==> flow/design.v <==
module top (
    input  clk,
    output reg [7:0] led
);
    reg [25:0] counter;
    always @(posedge clk) begin
        counter <= counter + 1;
        led <= counter[25:18];
    end
endmodule
# Tool chain data of top
# What the tools print for top, step after step.
# Line numbers count from 1 in the design file above.
# Operators carry their Yosys type and port widths (W data, S select, Z words).
# Library cell names are shortened.
# Not given: n/a
[inputs] design="top" clock="clk" library="sky130hd" corner="tt_025C_1v80"

# Word-level counts
# Source: Yosys, flattened and elaborated, memories not mapped. Widths are those after wreduce; folded enables and synchronous resets count as part of the registers. Registers that Yosys merges into a memory's read port (data or address) are not register bits. Print and check cells do not count. Equal cells are merged and count once.
[op_classes] addsub=1
[ops] op="$add A26 B1 Y26 const B" count=1
[bits] ff_bits=34 in_bits=1 out_inout_bits=8 elab_cells=3

# Logic depth
# Longest topological path by Yosys (ltp), each cell counted once; first at word level (registers and memories cut), then after technology mapping (sequential cells cut; the memories' decode and read muxes count).
[depth] ltp_word=1 ABC_AREA=0 ltp_mapped=6 ltp_nobuf=5

# Netlist
# Yosys stat after the flow's synthesis: flattened, memories mapped to cells. It holds for the ABC_AREA given above (unset counts as 0); a run with the other value may have another netlist.
[mapped] stdcells=104 mapped_area_um2=1173.6 seqArea_um2=680.7 ffs=34 n_buf=1
[by_type] type="dfxtp_1" count=34 type_area_um2=680.653
[by_type] type="xnor2_1" count=17 type_area_um2=148.893
[by_type] type="xor2_1" count=7 type_area_um2=61.309
[by_type] type="nand4_1" count=7 type_area_um2=43.792
[by_type] type="nand3_1" count=7 type_area_um2=35.034
[by_type] type="nand2_1" count=8 type_area_um2=30.029
[by_type] type="nand4_4" count=1 type_area_um2=21.27
[by_type] type="nor4_4" count=1 type_area_um2=21.27
[by_type] type="and3_1" count=3 type_area_um2=18.768
[by_type] type="nor2_1" count=5 type_area_um2=18.768
[by_type] type="nor3_1" count=3 type_area_um2=15.014
[by_type] type="nor4b_2" count=1 type_area_um2=15.014
[by_type] type="ha_1" count=1 type_area_um2=12.512
[by_type] type="or2_2" count=2 type_area_um2=12.512
[by_type] type="inv_1" count=3 type_area_um2=11.261
[by_type] type="and4_1" count=1 type_area_um2=8.758
[by_type] type="nand3b_1" count=1 type_area_um2=7.507
[by_type] type="and2_1" count=1 type_area_um2=6.256
[by_type] type="buf_2" count=1 type_area_um2=5.005

# Path before layout
# Path of least setup slack by OpenSTA after synthesis, without wires, with an ideal clock, recovery checks aside; 20% of the period is set as input and as output delay. Where synthesis merged equal registers, the netlist keeps one of their names.
[synth_path] kind="register to register" startpoint="register counter[0]" endpoint="register counter[10]" period_ns=1.97 setup_time_ns=0.118 t_first_pin_ns=0.000 t_arrival_ns=1.365 required_time_ns=1.852 slack_ns=0.486 delay_ns=1.483 driving_pins=7 path_buffers=1 synth_period_reached_ns=1.484
# "delay_ns" = arrival - input delay + setup time.
# "driving_pins" counts driving pins, that of a launching flip-flop among them; a cell with two outputs on the path counts twice.
# "synth_period_reached_ns" = period - worst setup slack (recovery checks aside). The figure is calculated, with input and output delays left at 20% of the set period.
# The rows between start and end are the longest chain of elaborated cells between them; the timing report does not say that the signal goes this way. Where chains are equally long, one stands for them.
# Each line given opens the expression or statement behind the cell; cells for indexed reads and writes are added by Yosys, which also makes memories of some case tables.
[synth_via] path_cell_list="dfxtp_1 ha_1 and4_1 buf_2 nand4_1 or2_2 xnor2_1" elab_chain_cells=1 cells_between=1 lines_between=1 classes_between="add/sub: 1"
[synth_lines] item="start: declaration" line_no=5 source="reg [25:0] counter;"
[synth_lines] item="start: assignment" line_no=7 source="counter <= counter + 1;"
[synth_lines] item="$add A26 B1 Y26" line_no=7
[synth_lines] item="end: assignment" line_no=7
[synth_lines] item="end: declaration" line_no=5

# Timing after layout
# From the final timing report of flow run 2: the path of least setup slack in the routed layout; clock arrival at registers is part of the times.
[layout_path] kind="register to register" startpoint="register counter[1]" endpoint="register counter[12]" period_ns=0.876 setup_time_ns=0.10 t_first_pin_ns=0.32 t_arrival_ns=1.56 required_time_ns=1.10 slack_ns=-0.46 driving_pins=6 path_buffers=1
# The rows between start and end are the longest chain of elaborated cells between them; the timing report does not say that the signal goes this way. Where chains are equally long, one stands for them.
[layout_via] path_cell_list="dfxtp_4 ha_4 and4_4 nand3b_1 buf_4 xnor2_1" elab_chain_cells=1 cells_between=1 lines_between=1 classes_between="add/sub: 1"
[layout_lines] item="start: declaration" line_no=5 source="reg [25:0] counter;"
[layout_lines] item="start: assignment" line_no=7 source="counter <= counter + 1;"
[layout_lines] item="$add A26 B1 Y26" line_no=7
[layout_lines] item="end: assignment" line_no=7
[layout_lines] item="end: declaration" line_no=5

Ticket comment

Module top, platform sky130hd: 2 stored runs of the flow (Yosys, OpenROAD) with differing settings, in no particular order. Input and output delays are each 20% of the period that was set; the output load is 0.01 pF.
"achieved clock period" is the run's clock period less its worst setup slack. It is reckoned from that one timing run; input and output delays stay at 20% of the period that was set.
By "power" is meant OpenSTA's value without simulated activity: inputs other than the clock are taken to toggle once in ten clock periods, and the tool carries that through the logic.
[flow run 1] settings: period_ns=1.42, CORE_UTILIZATION=63, SETUP_SLACK_MARGIN=0.34, PLACE_DENSITY_LB_ADDON=0.04, CELL_PAD_IN_SITES_GLOBAL_PLACEMENT=2, GPL_ROUTABILITY_DRIVEN=1, CTS_CLUSTER_SIZE=74, CTS_CLUSTER_DIAMETER=267, MIN_ROUTING_LAYER=met2, CAP_MARGIN=20, CORE_MARGIN=2, SLEW_MARGIN=20
[flow run 1] result: did not finish, placement stopped with FLW-0024
[flow run 2] settings: period_ns=0.876, CAP_MARGIN=20, CORE_MARGIN=2, CORE_UTILIZATION=40, SLEW_MARGIN=20
[flow run 2] result: chip area after synthesis (Yosys) 1173.6 µm², die area 3383.2 µm², standard-cell area of the final layout 1741.7 µm², utilization 62.6%, worst setup slack after layout -0.464 ns, power 2.558 mW, achieved clock period 1.340 ns
